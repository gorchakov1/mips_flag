==> flow/design.v <==
typedef struct packed { 
logic [15:0] data; 
logic [3:0]  adr; 
logic        ena;
} signal_alu_wr_reg;
typedef struct packed { 
logic [15:0] data; 
logic [3:0]  adr; 
logic        ena;
} signal_mem_wr_reg;
typedef struct packed { 
logic [15:0] data; 
logic [3:0]  adr; 
logic        ena;
} signal_wr_reg;
typedef struct packed { 
logic [15:0] a;
logic [15:0] b;
} signal_data;
typedef struct packed { 
logic [3:0] a1;
logic [3:0] a2;
logic       ena;
} signal_adr_regt;
typedef struct packed { 
logic [4:0] adr_m;
logic [3:0] adr_r;
logic       ena;
} signal_in1;
typedef struct packed { 
logic [3:0] adr;
logic       ena;
} signal_reg_wr_mem;
typedef struct packed { 
logic [3:0] adr_rm;
logic       ena;
} signal_offset_id_reg;
typedef struct packed { 
logic [4:0] adr;
logic       ena;
} signal_offset_reg_mem;
typedef struct packed { 
logic [4:0] adr;
logic       ena;
} signal_off_wr_mem;
typedef struct packed { 
logic [4:0] adr;
logic       ena;
} signal_off_mem;
typedef struct packed { 
logic ravno;
logic bolshe;
logic menshe;
logic rav_adr;
} signal_flag_alu;
typedef struct packed { 
logic ravno;
logic bolshe;
logic menshe;
logic rav_adr;
} signal_flag_ena_id;
typedef struct packed { 
logic ravno;
logic bolshe;
logic menshe;
logic rav_adr;
logic ena;
logic ena_ra;
} signal_flag_wr_alu;
module hazard(
 input               clk_i,
 input               rst,
 input               haz_i,
 input        [15:0] cnt_i,
 input        [15:0] cnt_jmp_i,
 output logic [15:0] cnt_o
);
always @ ( posedge clk_i or posedge rst)
 begin
   if (rst)
     cnt_o = 0;
   else
     begin
       if( cnt_jmp_i!=0 )
         begin
           cnt_o = cnt_jmp_i;
         end
       else
         begin
           if( cnt_i==cnt_o && haz_i!=1 )
             begin
 	       cnt_o = 0;
             end 
	   else
             begin
	       cnt_o = cnt_i;
             end
	 end
     end 
 end
endmodule
* Step by step through the tools: hazard
Tool output for the design above, in the order of the flow.
Line numbers count from 1 in the design file above.
Operators carry their Yosys type and port widths (W data, S select, Z words).
The mark n/a stands for no value.
- Top module :: hazard
- Clock :: clk_i
- Library :: sky130hd
- Corner :: tt_025C_1v80

* Word-level counts
Source: Yosys, flattened and elaborated, memories not mapped. Widths are those after wreduce; folded enables and synchronous resets count as part of the registers. Registers that Yosys merges into a memory's read port (data or address) are not register bits. Print and check cells do not count. Equal cells are merged and count once.
- Multiplexer cells :: 2
- Reduce/logical cells :: 2
- Equal/unequal tests :: 1
- Bitwise gates (word level) :: 1
** Operators by type and width (number)
- $mux W16 :: 2
- $eq A16 B16 Y1 :: 1
- $reduce_bool A16 Y1 :: 1
- $logic_and A1 B1 Y1 :: 1
- $not A1 Y1 :: 1
- Register bits after elaboration :: 16
- Input port bits :: 35
- Output and inout bits :: 16

* Depth
Yosys ltp: most cells in a row. Word level: on the elaborated netlist, between registers, memories and ports. Mapped: between sequential cells and ports; inverters and the memories' decode and read muxes count.
- Depth in word-level cells :: 4
- ABC_AREA :: 0
- Mapped depth :: 6
- Depth with buffers taken out :: 4

* Synthesis result
The flow's flattened synthesis, as Yosys stat reports it; memories are mapped. The netlist is that of the ABC_AREA named above (0 if unset); the other value can give another one.
- Chip area (Yosys) :: 0.0010685 mm^2
- Sequential part of the area :: 0.0004004 mm^2
- Mapped cells :: 116
- Buffers :: 8
- Mapped flip-flops :: 16
** Cell types (number)
- sky130_fd_sc_hd__dfrtp_1 :: 16
- sky130_fd_sc_hd__o211ai_1 :: 29
- sky130_fd_sc_hd__xnor2_1 :: 16
- sky130_fd_sc_hd__inv_1 :: 17
- sky130_fd_sc_hd__nand2_1 :: 16
- sky130_fd_sc_hd__o211ai_2 :: 3
- sky130_fd_sc_hd__buf_6 :: 3
- sky130_fd_sc_hd__nor4_1 :: 4
- sky130_fd_sc_hd__nor3_4 :: 1
- sky130_fd_sc_hd__buf_4 :: 2
- sky130_fd_sc_hd__nand4_1 :: 2
- sky130_fd_sc_hd__nand4_2 :: 1
- sky130_fd_sc_hd__buf_2 :: 2
- sky130_fd_sc_hd__and4_1 :: 1
- sky130_fd_sc_hd__nand2b_1 :: 1
- sky130_fd_sc_hd__nand3_1 :: 1
- sky130_fd_sc_hd__clkbuf_1 :: 1

* Timing after synthesis
Path of least setup slack by OpenSTA after synthesis, without wires, with an ideal clock, recovery checks aside; 20% of the period is set as input and as output delay. Where synthesis merged equal registers, the netlist keeps one of their names.
- Kind :: reg2reg
- Start :: register cnt_o[2]
- End :: register cnt_o[11]
- Setup time :: 132 ps
- Setup slack :: 17 ps
- Time at the first pin :: 0 ps
- Delay of the path :: 1393 ps
- Data required time :: 1278 ps
- Stages on the path :: 6
- Path buffers :: 1
- Data arrival time :: 1261 ps
- Clock period :: 1410 ps
- Synthesis period reached :: 1393 ps
"delay of the path" is the arrival time less input delay plus setup time.
"stages on the path": output pins that drive a net of the path, with the launching flip-flop's if there is one; two outputs of one cell count as two.
"synthesis period reached" = period - worst setup slack (recovery checks aside). The figure is calculated, with input and output delays left at 20% of the set period.
The rows between start and end are the longest chain of elaborated cells between them; the timing report does not say that the signal goes this way. Where chains are equally long, one stands for them.
Each line given opens the expression or statement behind the cell; cells for indexed reads and writes are added by Yosys, which also makes memories of some case tables.
At most two assigning lines are given for a register; there are more.
- Cell sequence :: sky130_fd_sc_hd__dfrtp_1 -> sky130_fd_sc_hd__xnor2_1 -> sky130_fd_sc_hd__nand4_2 -> sky130_fd_sc_hd__buf_2 -> sky130_fd_sc_hd__o211ai_1 -> sky130_fd_sc_hd__o211ai_2
- Cells in the longest elaborated chain :: 4
** Ends and longest elaborated chain, post-synthesis
- from (decl) :: RTL line 76 : output logic [15:0] cnt_o
- from (assign) :: RTL line 86 : cnt_o = cnt_jmp_i;
- from (assign) :: RTL line 96 : cnt_o = cnt_i;
- $eq A16 B16 Y1 :: RTL line 90 : if( cnt_i==cnt_o && haz_i!=1 )
- $logic_and A1 B1 Y1 :: RTL line 90
- $mux W16 :: RTL line 90
- $mux W16 :: RTL line 84 : if( cnt_jmp_i!=0 )
- to (assign) :: RTL line 86
- to (assign) :: RTL line 96
- to (decl) :: RTL line 76

* Timing after layout
Path of least setup slack in the final report of record 1 (OpenROAD, finished layout, wires in). Where an end is a register, its clock arrival counts in the times.
The report prints the path's times to 10 ps; the period is as set.
- Kind :: in2reg
- Start :: input cnt_jmp_i[6]
- End :: register cnt_o[9]
- Data arrival time :: 1890 ps
- Clock period :: 1820 ps
- Setup time :: 80 ps
- Setup slack :: 120 ps
- Data required time :: 2010 ps
- Time at the first pin :: 360 ps
- Stages on the path :: 6
- Path buffers :: 2
The rows between start and end are the longest chain of elaborated cells between them; the timing report does not say that the signal goes this way. Where chains are equally long, one stands for them.
At most two assigning lines are given for a register; there are more.
- Cell sequence :: sky130_fd_sc_hd__clkdlybuf4s50_1 -> sky130_fd_sc_hd__nor4_2 -> sky130_fd_sc_hd__and4_4 -> sky130_fd_sc_hd__buf_6 -> sky130_fd_sc_hd__nand2_1 -> sky130_fd_sc_hd__o211ai_1
- Cells in the longest elaborated chain :: 2
** Ends and longest elaborated chain, after layout
- from (decl) :: RTL line 75 : input        [15:0] cnt_jmp_i,
- $reduce_bool A16 Y1 :: RTL line 84 : if( cnt_jmp_i!=0 )
- $mux W16 :: RTL line 84
- to (assign) :: RTL line 86 : cnt_o = cnt_jmp_i;
- to (assign) :: RTL line 96 : cnt_o = cnt_i;
- to (decl) :: RTL line 76 : output logic [15:0] cnt_o

Subject: hazard on sky130hd, stored results

Hello all,

Measured results for hazard: 2 stored runs of the Yosys and OpenROAD flow on sky130hd. The settings differ; the order carries no meaning. The constraints put input and output delay at 20% of the set period each and load the outputs with 0.01 pF.
By "period reached" is meant the clock period of the run minus its worst setup slack. This is arithmetic on one report: input and output delays are still those of the set period (20% each).
"critical setup path time" is the time allowed to the run's worst setup path (the clock period less input and output delay, where it has them) less its slack. Clock arrival times count: a late capture clock shortens it, a late launch clock lengthens it.
"total power after layout" rests on the timing tool's default activity at the inputs, not on a simulated workload.
"critical setup path time" is given in steps of 10 ps.

* Record 1
** Files
==> flow/run.sh <==
#!/bin/bash
# the make line also repeats the synthesis and layout settings of config.mk as NAME=value (left out here)
make -C /OpenROAD-flow-scripts/flow DESIGN_CONFIG=/design/flow/config.mk WORK_HOME=/design/flow/orfs CLKGATE_MAP_FILE= finish
==> flow/config.mk <==
export PLATFORM = sky130hd
export DESIGN_NAME = hazard
export DESIGN_NICKNAME = hazard
export VERILOG_FILES = /design/flow/design.v
export SDC_FILE = /design/flow/constraint.sdc
export NUM_CORES = 4
export LEC_CHECK = 0
export CAP_MARGIN = 20
export CELL_PAD_IN_SITES_DETAIL_PLACEMENT = 0
export CORE_MARGIN = 2
export CORE_UTILIZATION = 49
export CTS_CLUSTER_DIAMETER = 111
export CTS_CLUSTER_SIZE = 56
export MAX_ROUTING_LAYER = met5
export MIN_ROUTING_LAYER = met2
export PLACE_DENSITY = 0.76
export SETUP_SLACK_MARGIN = 0.12
export SLEW_MARGIN = 40
==> flow/constraint.sdc <==
create_clock -name core_clock -period 1.82 [get_ports {clk_i}]
set_input_delay 0.3640 -clock core_clock [delete_from_list [all_inputs] [get_ports {clk_i}]]
set_output_delay 0.3640 -clock core_clock [all_outputs]
set_load 0.01 [all_outputs]
** Results
- Overall die area :: 0.00257 mm^2
- Final design utilization :: 87.8%
- Yosys chip area after synthesis :: 0.0010685 mm^2
- Total negative setup slack :: 0 ps
- Period reached :: 1,696 ps
- Setup slack of the worst path :: 124 ps
- Standard-cell area of the final layout :: 0.0017567 mm^2
- Total power after layout :: 0.8382 mW
- Critical setup path time :: 1,330 ps
- Worst path kind :: in2reg

* Record 2
** Files
==> flow/run.sh <==
#!/bin/bash
# the make line also repeats the synthesis and layout settings of config.mk as NAME=value (left out here)
make -C /OpenROAD-flow-scripts/flow DESIGN_CONFIG=/design/flow/config.mk WORK_HOME=/design/flow/orfs CLKGATE_MAP_FILE= finish
==> flow/config.mk <==
export PLATFORM = sky130hd
export DESIGN_NAME = hazard
export DESIGN_NICKNAME = hazard
export VERILOG_FILES = /design/flow/design.v
export SDC_FILE = /design/flow/constraint.sdc
export NUM_CORES = 4
export LEC_CHECK = 0
export CAP_MARGIN = 40
export CELL_PAD_IN_SITES_DETAIL_PLACEMENT = 2
export CORE_ASPECT_RATIO = 0.84
export CORE_MARGIN = 9
export CORE_UTILIZATION = 31
export CTS_CLUSTER_SIZE = 15
export GPL_TIMING_DRIVEN = 0
export HOLD_SLACK_MARGIN = 0.23
export MIN_ROUTING_LAYER = met2
export PLACE_DENSITY_LB_ADDON = 0.26
export SETUP_SLACK_MARGIN = 0.37
export SLEW_MARGIN = 20
export TNS_END_PERCENT = 80
==> flow/constraint.sdc <==
create_clock -name core_clock -period 1.78 [get_ports {clk_i}]
set_input_delay 0.3560 -clock core_clock [delete_from_list [all_inputs] [get_ports {clk_i}]]
set_output_delay 0.3560 -clock core_clock [all_outputs]
set_load 0.01 [all_outputs]
** Results
- Overall die area :: 0.0058924 mm^2
- Final design utilization :: 58.4%
- Yosys chip area after synthesis :: 0.0010685 mm^2
- Total negative setup slack :: -325 ps
- Period reached :: 1,947 ps
- Setup slack of the worst path :: -167 ps
- Standard-cell area of the final layout :: 0.0019143 mm^2
- Total power after layout :: 1.010 mW
- Critical setup path time :: 1,950 ps
- Worst path kind :: reg2reg

Thanks
